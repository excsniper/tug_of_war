==> flow/design.v <==
`timescale 1ns / 1ps
module VGA(
    output reg red,
    output reg green,
    output reg blue,
    output reg hsync,
    output reg vsync,
	 input red_in,
	 input green_in,
	 input blue_in,
	 input red_bg,
	 input green_bg,
	 input blue_bg,
	 input show_ready,
	 input ready_l,
	 input ready_r,
	 input [6:0] leds_out,
    input clk25,
    input rst
    );
	reg [9:0] hcounter, vcounter;
	always @(posedge clk25 or posedge rst)
	begin
		if (rst) {red, green, blue, hsync, vsync} <= {red_bg, green_bg, blue_bg, 0, 0};
		else begin
			if (hcounter == 799) begin
				hcounter <= 0;
				if (vcounter == 524)
					vcounter <= 0;
				else
					vcounter <= vcounter + 1;
			end else begin
				hcounter <= hcounter + 1;
			end
			if (vcounter >= 490 && vcounter < 491)
				vsync <= 0;
			else
				vsync <= 1;
			if (hcounter >= 656 && hcounter < 752)
				hsync <= 0;
			else
				hsync <= 1;
			if (hcounter < 640 && vcounter < 480) begin
				{red, green, blue} <= {red_bg, green_bg, blue_bg};			
				if (show_ready && ready_l && hcounter <= 9)
					{red, green, blue} <= {red_in, green_in, blue_in};
				if (show_ready && ready_r && hcounter >= 629)				
					{red, green, blue} <= {red_in, green_in, blue_in};
				if (vcounter >= 159 && vcounter <= 319)
					if (leds_out[6] && hcounter >= 15 && hcounter <= 85)
						{red, green, blue} <= {red_in, green_in, blue_in};
					else if (leds_out[5] && hcounter >= 105 && hcounter <= 175)
						{red, green, blue} <= {red_in, green_in, blue_in};
					else if (leds_out[4] && hcounter >= 195 && hcounter <= 265)
						{red, green, blue} <= {red_in, green_in, blue_in};
					else if (leds_out[3] && hcounter >= 285 && hcounter <= 355)
						{red, green, blue} <= {red_in, green_in, blue_in};
					else if (leds_out[2] && hcounter >= 375 && hcounter <= 445)
						{red, green, blue} <= {red_in, green_in, blue_in};
					else if (leds_out[1] && hcounter >= 465 && hcounter <= 535)
						{red, green, blue} <= {red_in, green_in, blue_in};
					else if (leds_out[0] && hcounter >= 555 && hcounter <= 625)
						{red, green, blue} <= {red_in, green_in, blue_in};
			end else begin
				{red, green, blue} <= {0, 0, 0};
			end
		end  
	end  
endmodule
# Tool chain data of VGA
# What the tools print for VGA, step after step.
# Line numbers count from 1 in the design file above.
# The mark -- stands for no value.
[setup] design="VGA" clock="clk25" lib="sky130hd" corner="tt_025C_1v80"

# After elaboration
# Counts by Yosys on the flattened word-level netlist (proc, flatten, opt, wreduce; memories kept). Register bits leave out memories and registers merged into their read ports (data or address); mux counts leave out enables and synchronous resets folded into registers. Print and check cells are left out. Cells with the same type and inputs are merged into one.
[bits] out_inout_bits=5 word_cells=72 ff_bits=25
[op_classes] mux=13 n_reduce_logical=23 compare=24 n_eq=2 n_addsub=2 n_logic=1
[ops] operator="10-bit by 9-bit >= comparator with 1-bit output (second input constant)" n=4
[ops] operator="10-bit by 9-bit <= comparator with 1-bit output (second input constant)" n=4
[ops] operator="3-bit two-way mux" n=11
[ops] operator="10-bit >= comparator (second input constant)" n=3
[ops] operator="1-bit logical AND" n=22
[ops] operator="10-bit by 1-bit adder with 10-bit output (second input constant)" n=2
[ops] operator="10-bit <= comparator (second input constant)" n=2
[ops] operator="10-bit < comparator (second input constant)" n=2
[ops] operator="10-bit equality test (second input constant)" n=2
[ops] operator="10-bit by 8-bit >= comparator with 1-bit output (second input constant)" n=2
[ops] operator="10-bit by 9-bit < comparator with 1-bit output (second input constant)" n=2
[ops] operator="10-bit by 4-bit >= comparator with 1-bit output (second input constant)" n=1
[ops] operator="10-bit by 4-bit <= comparator with 1-bit output (second input constant)" n=1
[ops] operator="10-bit by 7-bit >= comparator with 1-bit output (second input constant)" n=1
[ops] operator="10-bit by 7-bit <= comparator with 1-bit output (second input constant)" n=1
[ops] operator="10-bit by 8-bit <= comparator with 1-bit output (second input constant)" n=1
[ops] operator="2-bit AND reduction" n=1
[ops] operator="1-bit two-way mux" n=2
[ops] operator="1-bit NOT" n=1

# Longest topological paths
# Depth = most cells in a row (Yosys ltp): at word level without a register or memory, in the mapped netlist without a sequential cell, where the memories' decode and read muxes count.
[logic_depth] ltp_word=13 abc_area=0 mapped_depth=8 mapped_depth_nobuf=8

# Mapped cells and area
# Yosys stat after the flow's synthesis: flattened, memories mapped to cells. It holds for the ABC_AREA given above (unset counts as 0); a run with the other value may have another netlist.
[types] cell_type="sky130_fd_sc_hd__edfxtp_1" n=20
[types] cell_type="sky130_fd_sc_hd__dfrtp_1" n=5
[types] cell_type="sky130_fd_sc_hd__xnor2_1" n=9
[types] cell_type="sky130_fd_sc_hd__ha_1" n=6
[types] cell_type="sky130_fd_sc_hd__nor2_1" n=20
[types] cell_type="sky130_fd_sc_hd__nand2_1" n=18
[types] cell_type="sky130_fd_sc_hd__nand3_1" n=11
[types] cell_type="sky130_fd_sc_hd__xor2_1" n=6
[types] cell_type="sky130_fd_sc_hd__nor2b_1" n=6
[types] cell_type="sky130_fd_sc_hd__nor3_1" n=7
[types] cell_type="sky130_fd_sc_hd__o2111ai_1" n=4
[types] cell_type="sky130_fd_sc_hd__nand4_1" n=5
[types] cell_type="sky130_fd_sc_hd__inv_1" n=8
[types] cell_type="sky130_fd_sc_hd__mux2i_1" n=3
[types] cell_type="sky130_fd_sc_hd__a41oi_4" n=1
[types] cell_type="sky130_fd_sc_hd__a21oi_1" n=5
[types] cell_type="sky130_fd_sc_hd__buf_4" n=3
[types] cell_type="sky130_fd_sc_hd__buf_6" n=2
# Other cell types: 34; their cells: 43.
[synth_totals] ffs=25 mapped_cells=182 seq_area_mm2=0.0007257 yosys_area_mm2=0.0017742

# Timing after synthesis
# Path of least setup slack by OpenSTA after synthesis, without wires, with an ideal clock, recovery checks aside; 20% of the period is set as input and as output delay. Where synthesis merged equal registers, the netlist keeps one of their names.
[synth_path] path_kind="flip-flop to flip-flop" startpoint="register hcounter[0]" endpoint="register vcounter[0]" path_slack_ns=0.891 clock_period_ns=2.85 path_stages=7 path_delay_ns=1.959 t_first_pin_ns=0.000 arrival_time_ns=1.616 t_required_ns=2.507 period_less_setup_slack_ns=1.959
# "path_delay_ns" is the arrival time less input delay plus setup time.
# "path_stages" counts driving pins, that of a launching flip-flop among them; a cell with two outputs on the path counts twice.
# "period_less_setup_slack_ns" is the clock period less the worst setup slack; recovery checks do not enter. This is arithmetic on one report: input and output delays are still those of the set period (20% each).
# The rows between start and end are the longest chain of elaborated cells between them; the timing report does not say that the signal goes this way. Where chains are equally long, one stands for them.
# A line is the first line of the expression or statement that the cell stems from. Yosys adds cells for indexed reads and writes and turns some case tables into memories.
[synth_between] path_cell_list="sky130_fd_sc_hd__edfxtp_1 > sky130_fd_sc_hd__ha_1 > sky130_fd_sc_hd__nand3_1 > sky130_fd_sc_hd__nor2_1 > sky130_fd_sc_hd__and3_1 > sky130_fd_sc_hd__clkbuf_1 > sky130_fd_sc_hd__and2_1" elab_chain_cells=2 cone_cells=2 cone_lines=1 cone_classes="eq/ne: 1; reduce/logical: 1"
[synth_lines] item="from (decl)" line_no=21 text="reg [9:0] hcounter, vcounter;"
[synth_lines] item="from (assign)" line_no=27 text="hcounter <= 0;"
[synth_lines] item="from (assign)" line_no=33 text="hcounter <= hcounter + 1;"
[synth_lines] item="10-bit equality test" line_no=26 text="if (hcounter == 799) begin"
[synth_lines] item="2-bit AND reduction"
[synth_lines] item="to (assign)" line_no=29 text="vcounter <= 0;"
[synth_lines] item="to (assign)" line_no=31 text="vcounter <= vcounter + 1;"
[synth_lines] item="to (decl)" line_no=21

# Timing after layout
# Path of least setup slack in the final report of run 1 (OpenROAD, finished layout, wires in). Where an end is a register, its clock arrival counts in the times.
[layout_path] path_kind="flip-flop to flip-flop" startpoint="register hcounter[0]" endpoint="register green" t_first_pin_ns=0.28 clock_period_ns=1.85 path_slack_ns=-0.12 arrival_time_ns=2.17 t_required_ns=2.05 path_stages=9
# The rows between start and end are the longest chain of elaborated cells between them; the timing report does not say that the signal goes this way. Where chains are equally long, one stands for them.
[layout_between] path_cell_list="sky130_fd_sc_hd__edfxtp_1 > sky130_fd_sc_hd__inv_1 > sky130_fd_sc_hd__ha_4 > sky130_fd_sc_hd__nor2_2 > sky130_fd_sc_hd__or3_4 > sky130_fd_sc_hd__a221oi_2 > sky130_fd_sc_hd__nor3_2 > sky130_fd_sc_hd__a41oi_4 > sky130_fd_sc_hd__mux2i_1" elab_chain_cells=13 cone_cells=45 cone_lines=11 cone_classes="compare: 17; mux: 11; reduce/logical: 17"
[layout_lines] item="from (decl)" line_no=21 text="reg [9:0] hcounter, vcounter;"
[layout_lines] item="from (assign)" line_no=27 text="hcounter <= 0;"
[layout_lines] item="from (assign)" line_no=33 text="hcounter <= hcounter + 1;"
[layout_lines] item="10-bit by 4-bit <= comparator with 1-bit output" line_no=45 text="if (show_ready && ready_l && hcounter <= 9)"
[layout_lines] item="1-bit logical AND" line_no=45
[layout_lines] item="3-bit two-way mux" line_no=45
[layout_lines] item="3-bit two-way mux" line_no=47 text="if (show_ready && ready_r && hcounter >= 629)"
[layout_lines] item="3-bit two-way mux" line_no=62 text="else if (leds_out[0] && hcounter >= 555 && hcounter <= 625)"
[layout_lines] item="3-bit two-way mux" line_no=60 text="else if (leds_out[1] && hcounter >= 465 && hcounter <= 535)"
[layout_lines] item="3-bit two-way mux" line_no=58 text="else if (leds_out[2] && hcounter >= 375 && hcounter <= 445)"
[layout_lines] item="3-bit two-way mux" line_no=56 text="else if (leds_out[3] && hcounter >= 285 && hcounter <= 355)"
[layout_lines] item="3-bit two-way mux" line_no=54 text="else if (leds_out[4] && hcounter >= 195 && hcounter <= 265)"
[layout_lines] item="3-bit two-way mux" line_no=52 text="else if (leds_out[5] && hcounter >= 105 && hcounter <= 175)"
[layout_lines] item="3-bit two-way mux" line_no=50 text="if (leds_out[6] && hcounter >= 15 && hcounter <= 85)"
[layout_lines] item="3-bit two-way mux" line_no=49 text="if (vcounter >= 159 && vcounter <= 319)"
[layout_lines] item="3-bit two-way mux" line_no=43 text="if (hcounter < 640 && vcounter < 480) begin"
[layout_lines] item="to (decl)" line_no=4 text="output reg green,"

# Record of 2 stored runs of the RTL-to-layout flow on VGA, platform sky130hd. The runs are unordered. Constraints: input delay and output delay 20% of the set period each, output load 0.01 pF.
# "timing.achieved_period_ns" = clock period - worst setup slack. The figure is calculated, with input and output delays left at 20% of the set period.
# By "worst_path_ns" is meant the share of the clock period that the worst setup path is allowed (20% is reserved at inputs, 20% at outputs), minus its slack. Clock arrival times at its registers enter into it.
# By "totalPower_mw" is meant OpenSTA's value without simulated activity: inputs other than the clock are taken to toggle once in ten clock periods, and the tool carries that through the logic.
run="run 1" settings period_ns=1.85 CORE_UTILIZATION=24 SETUP_SLACK_MARGIN=0.35 PLACE_DENSITY=0.65 CORE_ASPECT_RATIO=0.69 CORE_MARGIN=8 CELL_PAD_IN_SITES_GLOBAL_PLACEMENT=0 GPL_TIMING_DRIVEN=1 GPL_ROUTABILITY_DRIVEN=0 CTS_CLUSTER_DIAMETER=302 CAP_MARGIN=40 MIN_ROUTING_LAYER="met1" MAX_ROUTING_LAYER="met4" SLEW_MARGIN=20
run="run 1" results post_synth_area_mm2=0.0017742 total_die_area_mm2=0.0104471 finalCellArea_mm2=0.0027001 final_util_pct=37.1 ws_setup_ns=-0.119 tns_setup_ns=-0.325 totalPower_mw=1.369 timing.achieved_period_ns=1.969 worst_path_ns=1.97 timing.worst_path_kind="flip-flop to flip-flop"
run="run 2" settings period_ns=1.54 CORE_UTILIZATION=23 SETUP_SLACK_MARGIN=0.05 PLACE_DENSITY_LB_ADDON=0.29 HOLD_SLACK_MARGIN=-0.09 CELL_PAD_IN_SITES_DETAIL_PLACEMENT=0 GPL_TIMING_DRIVEN=0 CAP_MARGIN=20 CORE_MARGIN=2 SLEW_MARGIN=20
run="run 2" results post_synth_area_mm2=0.0017742 total_die_area_mm2=0.0084328 finalCellArea_mm2=0.0025174 final_util_pct=33.1 ws_setup_ns=-0.465 tns_setup_ns=-3.478 totalPower_mw=1.596 timing.achieved_period_ns=2.005 worst_path_ns=2.01 timing.worst_path_kind="flip-flop to flip-flop"
